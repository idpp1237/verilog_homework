==> flow/design.v <==
module LED_Matrix_Driver(clk,reset,datain,dataout);
input clk,reset;
input [63:0] datain;
output reg [15:0]dataout;
reg [2:0] state;
always@(posedge clk )
begin
if(reset) begin
			state = 3'd0;
			dataout = 16'b00000000_00000000;   
		   end
else begin
     case(state)
	  3'b000:begin		
				dataout[0] = 1'b1; dataout[7] = 1'b0;
				dataout[8]=(datain[0]==1'b1)? 1'b1:1'b0;
				dataout[9]=(datain[1]==1'b1)? 1'b1:1'b0;
				dataout[10]=(datain[2]==1'b1)? 1'b1:1'b0;
				dataout[11]=(datain[3]==1'b1)? 1'b1:1'b0;
				dataout[12]=(datain[4]==1'b1)? 1'b1:1'b0;
				dataout[13]=(datain[5]==1'b1)? 1'b1:1'b0;
				dataout[14]=(datain[6]==1'b1)? 1'b1:1'b0;
				dataout[15]=(datain[7]==1'b1)? 1'b1:1'b0;
				state = state + 3'd1;
	         end
		3'b001:begin
	            dataout[1] = 1'b1; dataout[0] = 1'b0;
				dataout[8]=(datain[8]==1'b1)? 1'b1:1'b0;
				dataout[9]=(datain[9]==1'b1)? 1'b1:1'b0;
				dataout[10]=(datain[10]==1'b1)? 1'b1:1'b0;
				dataout[11]=(datain[11]==1'b1)? 1'b1:1'b0;
				dataout[12]=(datain[12]==1'b1)? 1'b1:1'b0;
				dataout[13]=(datain[13]==1'b1)? 1'b1:1'b0;
				dataout[14]=(datain[14]==1'b1)? 1'b1:1'b0;
				dataout[15]=(datain[15]==1'b1)? 1'b1:1'b0;
				state = state + 3'd1;
	         end
		3'b010:begin
	            dataout[2] = 1'b1; dataout[1] = 1'b0;
				dataout[8]=(datain[16]==1'b1)? 1'b1:1'b0;
				dataout[9]=(datain[17]==1'b1)? 1'b1:1'b0;
				dataout[10]=(datain[18]==1'b1)? 1'b1:1'b0;
				dataout[11]=(datain[19]==1'b1)? 1'b1:1'b0;
				dataout[12]=(datain[20]==1'b1)? 1'b1:1'b0;
				dataout[13]=(datain[21]==1'b1)? 1'b1:1'b0;
				dataout[14]=(datain[22]==1'b1)? 1'b1:1'b0;
				dataout[15]=(datain[23]==1'b1)? 1'b1:1'b0;
				state = state + 3'd1;
	         end
		3'b011:begin
	            dataout[3] = 1'b1; dataout[2] = 1'b0;
				dataout[8]=(datain[24]==1'b1)? 1'b1:1'b0;
				dataout[9]=(datain[25]==1'b1)? 1'b1:1'b0;
				dataout[10]=(datain[26]==1'b1)? 1'b1:1'b0;
				dataout[11]=(datain[27]==1'b1)? 1'b1:1'b0;
				dataout[12]=(datain[28]==1'b1)? 1'b1:1'b0;
				dataout[13]=(datain[29]==1'b1)? 1'b1:1'b0;
				dataout[14]=(datain[30]==1'b1)? 1'b1:1'b0;
				dataout[15]=(datain[31]==1'b1)? 1'b1:1'b0;
				state = state + 3'd1;
	         end	
		3'b100:begin
	            dataout[4] = 1'b1; dataout[3] = 1'b0;
				dataout[8]=(datain[32]==1'b1)? 1'b1:1'b0;
				dataout[9]=(datain[33]==1'b1)? 1'b1:1'b0;
				dataout[10]=(datain[34]==1'b1)? 1'b1:1'b0;
				dataout[11]=(datain[35]==1'b1)? 1'b1:1'b0;
				dataout[12]=(datain[36]==1'b1)? 1'b1:1'b0;
				dataout[13]=(datain[37]==1'b1)? 1'b1:1'b0;
				dataout[14]=(datain[38]==1'b1)? 1'b1:1'b0;
				dataout[15]=(datain[39]==1'b1)? 1'b1:1'b0;
				state = state + 3'd1;
	         end	
		3'b101:begin
	            dataout[5] = 1'b1; dataout[4] = 1'b0;
				dataout[8]=(datain[40]==1'b1)? 1'b1:1'b0;
				dataout[9]=(datain[41]==1'b1)? 1'b1:1'b0;
				dataout[10]=(datain[42]==1'b1)? 1'b1:1'b0;
				dataout[11]=(datain[43]==1'b1)? 1'b1:1'b0;
				dataout[12]=(datain[44]==1'b1)? 1'b1:1'b0;
				dataout[13]=(datain[45]==1'b1)? 1'b1:1'b0;
				dataout[14]=(datain[46]==1'b1)? 1'b1:1'b0;
				dataout[15]=(datain[47]==1'b1)? 1'b1:1'b0;
				state = state + 3'd1;
	         end
		3'b110:begin
	            dataout[6] = 1'b1; dataout[5] = 1'b0;
				dataout[8]=(datain[48]==1'b1)? 1'b1:1'b0;
				dataout[9]=(datain[49]==1'b1)? 1'b1:1'b0;
				dataout[10]=(datain[50]==1'b1)? 1'b1:1'b0;
				dataout[11]=(datain[51]==1'b1)? 1'b1:1'b0;
				dataout[12]=(datain[52]==1'b1)? 1'b1:1'b0;
				dataout[13]=(datain[53]==1'b1)? 1'b1:1'b0;
				dataout[14]=(datain[54]==1'b1)? 1'b1:1'b0;
				dataout[15]=(datain[55]==1'b1)? 1'b1:1'b0;
				state = state + 3'd1;
	         end
	    3'b111:begin
	            dataout[7] = 1'b1; dataout[6] = 1'b0;
				dataout[8]=(datain[56]==1'b1)? 1'b1:1'b0;
				dataout[9]=(datain[57]==1'b1)? 1'b1:1'b0;
				dataout[10]=(datain[58]==1'b1)? 1'b1:1'b0;
				dataout[11]=(datain[59]==1'b1)? 1'b1:1'b0;
				dataout[12]=(datain[60]==1'b1)? 1'b1:1'b0;
				dataout[13]=(datain[61]==1'b1)? 1'b1:1'b0;
				dataout[14]=(datain[62]==1'b1)? 1'b1:1'b0;
				dataout[15]=(datain[63]==1'b1)? 1'b1:1'b0;
				state = state + 3'd1;
	         end				
	  endcase		
     end
end
endmodule
# Reports on LED_Matrix_Driver
# Tool output for the design above, in the order of the flow.
# Line numbers count from 1 in the design file above.
# Operators carry their Yosys type and port widths (W data, S select, Z words).
# Library cell names are shortened.
# The mark n/a stands for no value.
# setup
top	LED_Matrix_Driver
clock_port	clk
cell_library	sky130hd
lib_corner	tt_025C_1v80

# Word-level counts
# Yosys after proc, flatten, opt, wreduce and memory -nomap, before mapping. Memory bits, and registers merged into a memory's read port (data or address), are not among the register bits. Print and check cells are not counted. Equal cells are merged and count once.
# bits
elab_cells	109
input_bits	66
reg_bits	19
output_inout_bits	16
# op_classes
reduce_logical	10
eq_ne	7
n_addsub	1
mux	81
# ops
operator	count
$mux W1	64
$pmux W1 S8	8
$reduce_or A6 Y1	8
$pmux W1 S2	8
$eq A3 B3 Y1 const B	4
$reduce_or A8 Y1	1
$eq A3 B2 Y1 const B	2
$add A3 B1 Y3 const B	1
$eq A3 B1 Y1 const B	1
$logic_not A3 Y1	1
$mux W3	1

# Depth
# Yosys ltp: most cells in a row. Word level: on the elaborated netlist, between registers, memories and ports. Mapped: between sequential cells and ports; inverters and the memories' decode and read muxes count.
# logic_depth
depth_word	3
abc_area	0
depth_mapped	9
ltp_nobuf	5

# Netlist
# Source: synth_stat.txt of the flow (Yosys; design flattened, memories mapped). It holds for the ABC_AREA given above (unset counts as 0); a run with the other value may have another netlist.
# The area totals of this step are shown rounded.
# by_type
type	count	type_area_um2
dfxtp_1	19	380.365
mux2_2	12	135.13
ha_1	6	75.072
a22o_1	8	70.067
a221oi_1	7	61.309
a311oi_1	7	61.309
nor3_1	8	40.038
nand2_1	10	37.536
a21oi_1	6	30.029
clkbuf_1	8	30.029
o21ai_0	5	25.024
or3_1	4	25.024
buf_6	2	22.522
mux2i_1	2	20.019
a211oi_1	2	15.014
a311oi_2	1	15.014
nor2_1	4	15.014
nor2b_1	2	12.512
# Not listed: further types 18, cells in them 22.
# synth_totals
cells	135
flip_flops	19
sequential_area_mm2	0.00038
synth_area_mm2	0.00121

# Worst setup path after synthesis
# OpenSTA on the mapped netlist: ideal clock, no wires. The path of least setup slack (recovery checks aside). Input and output delay are each 20% of the period. Register names are those of the netlist, which keeps one name where synthesis merged equal registers.
# synth_timing
path_kind	flip-flop to flip-flop
from	register state[2]
to	register dataout[14]
path_delay_ns	2.199
path_slack_ns	-0.019
clock_period_ns	2.18
launch_ns	0.000
driving_pins	10
arrival_ns	2.111
period_less_setup_slack_ns	2.199
# "path_delay_ns" = arrival - input delay + setup time.
# "driving_pins" counts driving pins, that of a launching flip-flop among them; a cell with two outputs on the path counts twice.
# "period_less_setup_slack_ns" = period - worst setup slack (recovery checks aside). The figure is calculated, with input and output delays left at 20% of the set period.
# The rows between start and end are the longest chain of elaborated cells between them; the timing report does not say that the signal goes this way. Where chains are equally long, one stands for them.
# A line is the first line of the expression or statement that the cell stems from. Yosys adds cells for indexed reads and writes and turns some case tables into memories.
# A register here has more assigning lines than the two given.
# synth_via
cell_sequence	dfxtp_1 buf_6 clkbuf_1 inv_2 ha_1 a2111o_1 buf_2 or2_0 buf_6 a311oi_2
elab_chain_cells	2
# synth_rtl
item	line_no	rtl
start, declared	5	reg [2:0] state;
start, assigned	24	state = state + 3'd1;
start, assigned	36	state = state + 3'd1;
$eq A3 B3 Y1	13	case(state)
$pmux W1 S8	13
end, assigned	22	dataout[14]=(datain[6]==1'b1)? 1'b1:1'b0;
end, assigned	34	dataout[14]=(datain[14]==1'b1)? 1'b1:1'b0;
end, declared	4	output reg [15:0]dataout;

# LED_Matrix_Driver through Yosys and OpenROAD on sky130hd: 2 stored runs, unordered, with their settings. The constraints put input and output delay at 20% of the set period each and load the outputs with 0.01 pF.
# A setting shown as . is not set for that run.
name,flow run A,flow run B
period_ns,2.13,1.76
CORE_UTILIZATION,61,72
PLACE_DENSITY_LB_ADDON,0.08,0.18
CORE_MARGIN,7,2
CELL_PAD_IN_SITES_GLOBAL_PLACEMENT,1,2
GPL_TIMING_DRIVEN,1,.
CTS_CLUSTER_SIZE,81,.
CAP_MARGIN,20,0
SLEW_MARGIN,20,30
SETUP_SLACK_MARGIN,.,0.0
CORE_ASPECT_RATIO,.,1.3
CELL_PAD_IN_SITES_DETAIL_PLACEMENT,.,0
TNS_END_PERCENT,.,90
GPL_ROUTABILITY_DRIVEN,.,1
# Flow run A: not finished: placement ended with error FLW-0024
# Flow run B: not finished: placement ended with error FLW-0024
